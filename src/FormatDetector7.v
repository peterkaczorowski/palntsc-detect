==> flow/design.v <==
module NTSCPALDetector (
    input clk_10k,
    input vsync_in,
    output logic is_pal,
    output logic is_ntsc
);
  bit   [2:0] counter = 1'b0;
  bit         rst_n = 1'b0;
  logic       pulse;
  always_ff @(posedge clk_10k or negedge rst_n) begin
    if (!rst_n) begin
      counter <= 0;
    end else begin
      counter <= counter + 1'b1;
    end
  end
  assign pulse = &counter;
  logic vsync_ff1, vsync_ff2, vsync_clean;
  always_ff @(posedge clk_10k) begin
    vsync_ff1 <= vsync_in;
    vsync_ff2 <= vsync_ff1;
  end
  assign vsync_clean = vsync_ff2;
  bit [4:0] pulse_counter    = 5'b0;
  bit [4:0] pulses_per_frame = 5'b0;
  logic vsync_prev;
  always_ff @(posedge clk_10k) begin
    vsync_prev <= vsync_clean;
    if (vsync_prev && !vsync_clean) begin
      pulses_per_frame <= pulse_counter;
      pulse_counter <= 5'b0;
      rst_n <= 1'b1;
    end else if (pulse) begin
      pulse_counter <= pulse_counter + 1'b1;
    end
  end
  assign is_pal  = pulses_per_frame[4] & pulses_per_frame[3];
  assign is_ntsc = !is_pal;
endmodule
# --- Step by step through the tools: NTSCPALDetector ---
# The steps from the RTL of NTSCPALDetector to its reports follow in flow order.
# Lines are those of the file above, counted from 1.
setup:
  design: "NTSCPALDetector"
  clock: "clk_10k"
  lib: "sky130hd"
  corner: "tt_025C_1v80"

# --- Word-level counts ---
# Source: Yosys, flattened and elaborated, memories not mapped. Widths are those after wreduce; folded enables and synchronous resets count as part of the registers. Registers that Yosys merges into a memory's read port (data or address) are not register bits. Print and check cells do not count. Equal cells are merged and count once.
op_classes:
  logic: 1
  n_addsub: 2
  reduce_and_logical: 4
op_table:
  columns: ["operator", "count"]
  rows:
  - ["adder 5 x 1 -> 5 bit (second input constant)", 1]
  - ["adder 3 x 1 -> 3 bit (second input constant)", 1]
  - ["AND reduction 3 bit", 1]
  - ["zero test 1 bit", 2]
  - ["AND 1 bit", 1]
  - ["logical AND 1 bit", 1]
word_totals:
  word_cells: 14
  reg_bits: 17

# --- Logic depth ---
# Depth = most cells in a row (Yosys ltp): at word level without a register or memory, in the mapped netlist without a sequential cell, where the memories' decode and read muxes count.
depth:
  ltp_word: 2
  ABC_AREA: 0
  ltp_mapped: 5

# --- Mapped cells and area ---
# Source: synth_stat.txt of the flow (Yosys; design flattened, memories mapped). It holds for the ABC_AREA given above (unset counts as 0); a run with the other value may have another netlist.
types:
  columns: ["cell_type", "count", "type_area_um2"]
  rows:
  - ["sky130_fd_sc_hd__dfxtp_1", 8, 160.154]
  - ["sky130_fd_sc_hd__edfxtp_1", 3, 90.086]
  - ["sky130_fd_sc_hd__dfrtp_1", 3, 75.072]
  - ["sky130_fd_sc_hd__ha_1", 3, 37.536]
  - ["sky130_fd_sc_hd__xor2_1", 3, 26.275]
  - ["sky130_fd_sc_hd__nor2_1", 5, 18.768]
  - ["sky130_fd_sc_hd__nand4_1", 2, 12.512]
  - ["sky130_fd_sc_hd__mux2i_1", 1, 10.01]
  - ["sky130_fd_sc_hd__xnor2_1", 1, 8.758]
  - ["sky130_fd_sc_hd__inv_1", 2, 7.507]
  - ["sky130_fd_sc_hd__nand2_1", 2, 7.507]
  - ["sky130_fd_sc_hd__nor2b_1", 1, 6.256]
  - ["sky130_fd_sc_hd__clkbuf_1", 1, 3.754]
  - ["sky130_fd_sc_hd__conb_1", 1, 3.754]
synth_totals:
  buf_cells: 1
  yosys_area_um2: 467.9
  cell_count: 36
  flip_flops: 14

# --- Timing after synthesis ---
# Source: OpenSTA report_checks on the synthesized netlist (no wires, ideal clock, input and output delay 20% of the period each), path of least setup slack; recovery checks are left aside. Register names are those of the netlist, which keeps one name where synthesis merged equal registers.
synth_path:
  kind: "register to register"
  start: "register counter[0]"
  end: "register pulse_counter[3]"
  path_delay_ns: 1.201
  tclk_ns: 1.67
  slack_ns: 0.468
  t_arrival_ns: 1.075
  path_stages: 6
  period_less_setup_slack_ns: 1.202
# "path_delay_ns" is the arrival time less input delay plus setup time.
# "path_stages": output pins that drive a net of the path, with the launching flip-flop's if there is one; two outputs of one cell count as two.
# "period_less_setup_slack_ns" = period - worst setup slack (recovery checks aside). The figure is calculated, with input and output delays left at 20% of the set period.
# Between the ends stands the longest chain of elaborated cells between them, by number of cells; it is not shown to be the way that was timed. Of several equally long chains one is given.
# A line is the first line of the expression or statement that the cell stems from. Yosys adds cells for indexed reads and writes and turns some case tables into memories.
synth_via:
  cell_sequence: "sky130_fd_sc_hd__dfrtp_1 > sky130_fd_sc_hd__ha_1 > sky130_fd_sc_hd__ha_1 > sky130_fd_sc_hd__nand4_1 > sky130_fd_sc_hd__xor2_1 > sky130_fd_sc_hd__nor2_1"
  elab_chain_cells: 1
  cone_cells: 1
  cone_lines: 1
  classes_between: "reduce/logical: 1"
synth_lines:
  columns: ["item", "line_no", "text"]
  rows:
  - ["from (decl)", 7, "bit   [2:0] counter = 1'b0;"]
  - ["from (assign)", 12, "counter <= 0;"]
  - ["from (assign)", 14, "counter <= counter + 1'b1;"]
  - ["AND reduction 3 bit", 17, "assign pulse = &counter;"]
  - ["to (assign)", 31, "pulse_counter <= 5'b0;"]
  - ["to (assign)", 34, "pulse_counter <= pulse_counter + 1'b1;"]
  - ["to (decl)", 24, "bit [4:0] pulse_counter    = 5'b0;"]
# Some nets on the timed path still bear RTL names; the line given drives or declares the net.
synth_nets:
  columns: ["signal", "line_no"]
  rows:
  - ["pulse", 17]

# --- Timing after layout ---
# Path of least setup slack in the final report of run A (OpenROAD, finished layout, wires in). Where an end is a register, its clock arrival counts in the times.
layout_path:
  kind: "register to output"
  start: "register pulses_per_frame[3]"
  end: "output is_pal"
  tclk_ns: 1.47
  t_arrival_ns: 1.03
  slack_ns: 0.15
  output_delay_ns: 0.29
  path_stages: 4
# Between the ends stands the longest chain of elaborated cells between them, by number of cells; it is not shown to be the way that was timed. Of several equally long chains one is given.
layout_via:
  cell_sequence: "sky130_fd_sc_hd__edfxtp_1 > sky130_fd_sc_hd__nand2_1 > sky130_fd_sc_hd__inv_1 > sky130_fd_sc_hd__dlygate4sd2_1"
  elab_chain_cells: 1
  cone_cells: 1
  cone_lines: 1
  classes_between: "logic: 1"
layout_lines:
  columns: ["item", "line_no", "text"]
  rows:
  - ["from (decl)", 25, "bit [4:0] pulses_per_frame = 5'b0;"]
  - ["from (assign)", 30, "pulses_per_frame <= pulse_counter;"]
  - ["AND 1 bit", 37, "assign is_pal  = pulses_per_frame[4] & pulses_per_frame[3];"]
  - ["to (decl)", 4, "output logic is_pal,"]

# Below are 2 stored runs of the flow (Yosys, OpenROAD; platform sky130hd) on NTSCPALDetector, each with its settings and what was measured, unordered. Constraints: input delay and output delay 20% of the set period each, output load 0.01 pF.
# "timing.achieved_period_ns" means the clock period less the worst setup slack. The figure is calculated, with input and output delays left at 20% of the set period.
# "timing.worst_path_ns" means the part of the period allowed to the worst setup path (the constraints hold back 20% at inputs and 20% at outputs) less its slack; where the path has registers, the arrival times of their clocks count too.
# "final_power_uw": no workload was simulated; the value follows from the tool's default switching activity.
runs:
  - name: "run A"
    settings:
      period_ns: 1.47
      CORE_UTILIZATION: 41
      CAP_MARGIN: 20
      CORE_MARGIN: 2
      SLEW_MARGIN: 20
    results:
      timing.worst_path_ns: 1.03
      critical_path_type: "register to output"
      finalUtil_frac: 0.512
      finish.stdcell_area_um2: 553.0
      yosys.chip_area_um2: 467.9
      final_power_uw: 688.3
      timing.achieved_period_ns: 1.325
      fin_ws_ns: 0.145
      dieArea_um2: 1427.7
      setupTns_ns: 0.000
  - name: "run B"
    settings:
      period_ns: 1.19
      CORE_UTILIZATION: 25
      PLACE_DENSITY: 0.75
      CORE_ASPECT_RATIO: 1.9
      CORE_MARGIN: 7
      CELL_PAD_IN_SITES_DETAIL_PLACEMENT: 2
      TNS_END_PERCENT: 75
      SLEW_MARGIN: 40
      CAP_MARGIN: 20
    results:
      fin_ws_ns: 0.001
      timing.achieved_period_ns: 1.189
      timing.worst_path_ns: 1.19
      critical_path_type: "register to register"
      yosys.chip_area_um2: 467.9
      setupTns_ns: 0.000
      finalUtil_frac: 0.333
      dieArea_um2: 3341.9
      finish.stdcell_area_um2: 586.8
      final_power_uw: 877.3
